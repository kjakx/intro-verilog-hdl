==> flow/design.v <==
module elelock(ck, reset, tenkey, close, lock);
input ck, reset, close;
input [9:0] tenkey;
output lock;
reg lock, ke1, ke2;
reg [3:0] key [0:3];
wire match, key_enbl;
parameter SECRET_3 = 4'h5, SECRET_2 = 4'h9, SECRET_1 = 4'h6, SECRET_0 = 4'h3;
always @(posedge ck or posedge reset) begin
    if (reset == 1'b1) begin
        key[3] <= 4'b1111;
        key[2] <= 4'b1111;
        key[1] <= 4'b1111;
        key[0] <= 4'b1111;
    end
    else if (close == 1'b1) begin
        key[3] <= 4'b1111;
        key[2] <= 4'b1111;
        key[1] <= 4'b1111;
        key[0] <= 4'b1111;
    end
    else if (key_enbl == 1'b1) begin
        key[3] <= key[2];
        key[2] <= key[1];
        key[1] <= key[0];
        key[0] <= keyenc(tenkey);
    end
end
always @(posedge ck or posedge reset) begin
    if (reset == 1'b1) begin
        ke2 <= 1'b0;
        ke1 <= 1'b0;
    end
    else begin
        ke2 <= ke1;
        ke1 <= | tenkey;
    end
end
always @(posedge ck or posedge reset) begin
    if (reset == 1'b1)
        lock <= 1'b0;
    else if (close == 1'b1)
        lock <= 1'b1;
    else if (match == 1'b1)
        lock <= 1'b0;
end
function [3:0] keyenc;
input [9:0] sw;
    case (sw)
        10'b00000_00001: keyenc = 4'h0;
        10'b00000_00010: keyenc = 4'h1;
        10'b00000_00100: keyenc = 4'h1;
        10'b00000_01000: keyenc = 4'h3;
        10'b00000_10000: keyenc = 4'h4;
        10'b00001_00000: keyenc = 4'h5;
        10'b00010_00000: keyenc = 4'h6;
        10'b00100_00000: keyenc = 4'h7;
        10'b01000_00000: keyenc = 4'h8;
        10'b10000_00000: keyenc = 4'h9;
    endcase
endfunction
assign match = (key[0] == SECRET_0)
            && (key[1] == SECRET_1)
            && (key[2] == SECRET_2)
            && (key[3] == SECRET_3);
assign key_enbl = ~ke2 & ke1;
endmodule
== Reports on elelock ==
The steps from the RTL of elelock to its reports follow in flow order.
Line numbers count from 1 in the design file above.
Not given: -

* Design top: elelock
* Clock: ck
* Cell library: sky130hd
* Corner: tt_025C_1v80

== Word level ==
Counts by Yosys on the flattened word-level netlist (proc, flatten, opt, wreduce). Print and check cells are left out. Cells with the same type and inputs are merged into one.

* Register bits: 19

* Eq/ne operators: 14
* Multiplexer cells: 11
* Bitwise operators: 2
* Reduce/logical cells: 7

{| class="wikitable"
|+ Operators by type and width
! operator !! count
|-
| parallel mux 4 bit (select 9 bit) || 1
|-
| two-way mux 4 bit || 8
|-
| equality test 10 x 1 -> 1 bit (second input constant) || 1
|-
| equality test 10 bit (second input constant) || 1
|-
| equality test 10 x 2 -> 1 bit (second input constant) || 1
|-
| equality test 10 x 3 -> 1 bit (second input constant) || 1
|-
| equality test 10 x 4 -> 1 bit (second input constant) || 1
|-
| equality test 10 x 5 -> 1 bit (second input constant) || 1
|-
| equality test 10 x 6 -> 1 bit (second input constant) || 1
|-
| equality test 10 x 7 -> 1 bit (second input constant) || 1
|-
| equality test 10 x 8 -> 1 bit (second input constant) || 1
|-
| equality test 10 x 9 -> 1 bit (second input constant) || 1
|-
| OR reduction 10 bit || 1
|-
| equality test 4 x 3 -> 1 bit (second input constant) || 2
|-
| nonzero test 2 bit || 2
|-
| equality test 4 x 2 -> 1 bit (second input constant) || 1
|-
| equality test 4 bit (second input constant) || 1
|-
| logical AND 1 bit || 3
|-
| OR reduction 2 bit || 1
|-
| two-way mux 1 bit || 2
|-
| AND 1 bit || 1
|-
| NOT 1 bit || 1
|}

== Longest topological paths ==
Depth = most cells in a row (Yosys ltp): at word level without a register or memory, in the mapped netlist without a sequential cell, where the memories' decode and read muxes count.

* Depth in word-level cells: 6
* ABC_AREA: 0
* Depth in mapped cells: 5
* Gate-level depth less buffers: 4

== Netlist ==
Source: synth_stat.txt of the flow (Yosys; design flattened, memories mapped). It holds for the ABC_AREA given above (unset counts as 0); a run with the other value may have another netlist.

{| class="wikitable"
|+ Cells by type
! cell type !! count !! total area (µm²)
|-
| sky130_fd_sc_hd__dfstp_2 || 16 || 420.403
|-
| sky130_fd_sc_hd__nand2_1 || 27 || 101.347
|-
| sky130_fd_sc_hd__nand3b_1 || 12 || 90.086
|-
| sky130_fd_sc_hd__dfrtp_1 || 3 || 75.072
|-
| sky130_fd_sc_hd__nor4_4 || 1 || 21.27
|-
| sky130_fd_sc_hd__nor4bb_1 || 2 || 20.019
|-
| sky130_fd_sc_hd__o2111ai_1 || 2 || 17.517
|-
| sky130_fd_sc_hd__xnor2_1 || 2 || 17.517
|-
| sky130_fd_sc_hd__xor2_1 || 2 || 17.517
|-
| sky130_fd_sc_hd__a21oi_1 || 3 || 15.014
|-
| sky130_fd_sc_hd__nor2_1 || 4 || 15.014
|-
| sky130_fd_sc_hd__nor3_1 || 3 || 15.014
|-
| sky130_fd_sc_hd__o21ai_0 || 3 || 15.014
|-
| sky130_fd_sc_hd__and2_1 || 2 || 12.512
|-
| sky130_fd_sc_hd__nand2b_1 || 2 || 12.512
|-
| sky130_fd_sc_hd__nor3b_2 || 1 || 12.512
|-
| sky130_fd_sc_hd__nor4_1 || 2 || 12.512
|-
| sky130_fd_sc_hd__clkbuf_1 || 3 || 11.261
|}

Not listed: further types 12, cells in them 12.

* Mapped cells: 102
* Mapped area: 991.0 µm²
* Sequential part of the area: 495.5 µm²
* Mapped flip-flops: 19

== Path before layout ==
Source: OpenSTA report_checks on the synthesized netlist (no wires, ideal clock, input and output delay 20% of the period each), path of least setup slack; recovery checks are left aside. Register names are those of the netlist, which keeps one name where synthesis merged equal registers.

* Path type: input to register
* Start point: input tenkey[6]
* End point: register key[0][1]
* Period: 1.39 ns
* External input delay: 0.278 ns
* Launch time at the first pin: 0.278 ns
* Arrival time: 1.229 ns
* Required time: 1.317 ns
* Setup slack: 0.088 ns
* Delay of the path: 1.024 ns
* Stages on the path: 4
* Path buffers: 0
* Period reached after synthesis: 1.302 ns

"delay of the path" is the arrival time less input delay plus setup time.
"stages on the path": output pins that drive a net of the path, with the launching flip-flop's if there is one; two outputs of one cell count as two.
"period reached after synthesis" = period - worst setup slack (recovery checks aside). The figure is calculated, with input and output delays left at 20% of the set period.
The rows between start and end are the longest chain of elaborated cells between them; the timing report does not say that the signal goes this way. Where chains are equally long, one stands for them.
Each line given opens the expression or statement behind the cell; cells for indexed reads and writes are added by Yosys, which also makes memories of some case tables.
At most two assigning lines are given for a register; there are more.

* Cells stage by stage: sky130_fd_sc_hd__or4_4 > sky130_fd_sc_hd__nor4_4 > sky130_fd_sc_hd__a32oi_1 > sky130_fd_sc_hd__a21oi_1
* Length of the longest elaborated chain: 5
* Elaborated cells between the ends (all ways): 14
* Source lines of those cells: 3
* Classes of those cells: eq/ne: 10; mux: 3; reduce/logical: 1

{| class="wikitable"
|+ Ends and longest elaborated chain, post-synthesis
! element !! line !! text
|-
| start: declaration || 3 || <nowiki>input [9:0] tenkey;</nowiki>
|-
| equality test 10 x 3 -> 1 bit || 49 || <nowiki>case (sw)</nowiki>
|-
| OR reduction 2 bit || - ||
|-
| parallel mux 4 bit (select 9 bit) || 49 ||
|-
| two-way mux 4 bit || 22 || <nowiki>else if (key_enbl == 1'b1) begin</nowiki>
|-
| two-way mux 4 bit || 16 || <nowiki>else if (close == 1'b1) begin</nowiki>
|-
| end: assignment || 14 || <nowiki>key[0] <= 4'b1111;</nowiki>
|-
| end: assignment || 26 || <nowiki>key[0] <= keyenc(tenkey);</nowiki>
|-
| end: declaration || 6 || <nowiki>reg [3:0] key [0:3];</nowiki>
|}

== Worst path after layout ==
From the final timing report of stored run 2: the path of least setup slack in the routed layout; clock arrival at registers is part of the times.

* Path type: register to register
* Start point: register key[2][0]
* End point: register lock
* Period: 0.912 ns
* Launch time at the first pin: 0.25 ns
* Arrival time: 1.39 ns
* Required time: 1.07 ns
* Setup slack: -0.33 ns
* Stages on the path: 4
* Path buffers: 0

The rows between start and end are the longest chain of elaborated cells between them; the timing report does not say that the signal goes this way. Where chains are equally long, one stands for them.
At most two assigning lines are given for a register; there are more.

* Cells stage by stage: sky130_fd_sc_hd__dfstp_2 > sky130_fd_sc_hd__nor4b_2 > sky130_fd_sc_hd__nand4_1 > sky130_fd_sc_hd__a21o_1
* Length of the longest elaborated chain: 5
* Elaborated cells between the ends (all ways): 6
* Source lines of those cells: 4
* Classes of those cells: eq/ne: 1; mux: 2; reduce/logical: 3

{| class="wikitable"
|+ Ends and longest elaborated chain, post-layout
! element !! line !! text
|-
| start: declaration || 6 || <nowiki>reg [3:0] key [0:3];</nowiki>
|-
| start: assignment || 12 || <nowiki>key[2] <= 4'b1111;</nowiki>
|-
| start: assignment || 24 || <nowiki>key[2] <= key[1];</nowiki>
|-
| equality test 4 bit || 64 || <nowiki>&& (key[2] == SECRET_2)</nowiki>
|-
| logical AND 1 bit (2 in a row) || 62 || <nowiki>assign match = (key[0] == SECRET_0)</nowiki>
|-
| two-way mux 1 bit || 44 || <nowiki>else if (match == 1'b1)</nowiki>
|-
| two-way mux 1 bit || 42 || <nowiki>else if (close == 1'b1)</nowiki>
|-
| end: assignment || 41 || <nowiki>lock <= 1'b0;</nowiki>
|-
| end: assignment || 43 || <nowiki>lock <= 1'b1;</nowiki>
|-
| end: declaration || 4 || <nowiki>output lock;</nowiki>
|}

FLOW RESULTS
============

Stored flow runs of elelock (2 of them; Yosys, OpenROAD, sky130hd). They differ in their settings and are not a sequence. Constraints: input delay and output delay 20% of the set period each, output load 0.01 pF.
"worst setup path time" means the part of the period allowed to the worst setup path (the constraints hold back 20% at inputs and 20% at outputs) less its slack; where the path has registers, the arrival times of their clocks count too.
"power": no workload was simulated; the value follows from the tool's default switching activity.

Stored run 1
==> flow/run.sh <==
#!/bin/bash
# the make line also repeats the synthesis and layout settings of config.mk as NAME=value (left out here)
make -C /OpenROAD-flow-scripts/flow DESIGN_CONFIG=/design/flow/config.mk WORK_HOME=/design/flow/orfs CLKGATE_MAP_FILE= finish
==> flow/config.mk <==
export PLATFORM = sky130hd
export DESIGN_NAME = elelock
export DESIGN_NICKNAME = elelock
export VERILOG_FILES = /design/flow/design.v
export SDC_FILE = /design/flow/constraint.sdc
export NUM_CORES = 4
export LEC_CHECK = 0
export ABC_AREA = 1
export CAP_MARGIN = 20
export CELL_PAD_IN_SITES_DETAIL_PLACEMENT = 0
export CELL_PAD_IN_SITES_GLOBAL_PLACEMENT = 3
export CORE_MARGIN = 2
export CORE_UTILIZATION = 66
export CTS_CLUSTER_DIAMETER = 259
export GPL_ROUTABILITY_DRIVEN = 0
export HOLD_SLACK_MARGIN = 0.24
export PLACE_DENSITY_LB_ADDON = 0.27
export SLEW_MARGIN = 25
==> flow/constraint.sdc <==
create_clock -name core_clock -period 2.14 [get_ports {ck}]
set_input_delay 0.4280 -clock core_clock [delete_from_list [all_inputs] [get_ports {ck}]]
set_output_delay 0.4280 -clock core_clock [all_outputs]
set_load 0.01 [all_outputs]

==> results of stored run 1 <==
did not finish, placement stopped with FLW-0024

Stored run 2
==> flow/run.sh <==
#!/bin/bash
# the make line also repeats the synthesis and layout settings of config.mk as NAME=value (left out here)
make -C /OpenROAD-flow-scripts/flow DESIGN_CONFIG=/design/flow/config.mk WORK_HOME=/design/flow/orfs CLKGATE_MAP_FILE= finish
==> flow/config.mk <==
export PLATFORM = sky130hd
export DESIGN_NAME = elelock
export DESIGN_NICKNAME = elelock
export VERILOG_FILES = /design/flow/design.v
export SDC_FILE = /design/flow/constraint.sdc
export NUM_CORES = 4
export LEC_CHECK = 0
export CAP_MARGIN = 20
export CELL_PAD_IN_SITES_DETAIL_PLACEMENT = 0
export CELL_PAD_IN_SITES_GLOBAL_PLACEMENT = 3
export CORE_MARGIN = 2
export CORE_UTILIZATION = 21
export CTS_CLUSTER_DIAMETER = 390
export CTS_CLUSTER_SIZE = 28
export GPL_TIMING_DRIVEN = 0
export MIN_ROUTING_LAYER = met1
export PLACE_DENSITY = 0.39
export SETUP_SLACK_MARGIN = 0.19
export SLEW_MARGIN = 20
==> flow/constraint.sdc <==
create_clock -name core_clock -period 0.912 [get_ports {ck}]
set_input_delay 0.1824 -clock core_clock [delete_from_list [all_inputs] [get_ports {ck}]]
set_output_delay 0.1824 -clock core_clock [all_outputs]
set_load 0.01 [all_outputs]

==> results of stored run 2 <==
chip area after synthesis (Yosys): 991.0 µm²
die area: 5,284.6 µm²
utilization: 35.4%
worst setup slack after layout: -0.327 ns
total negative slack: -3.705 ns
worst hold slack: 0.070 ns
power: 1,612 uW
worst setup path time: 1.24 ns
worst setup path kind: register to register
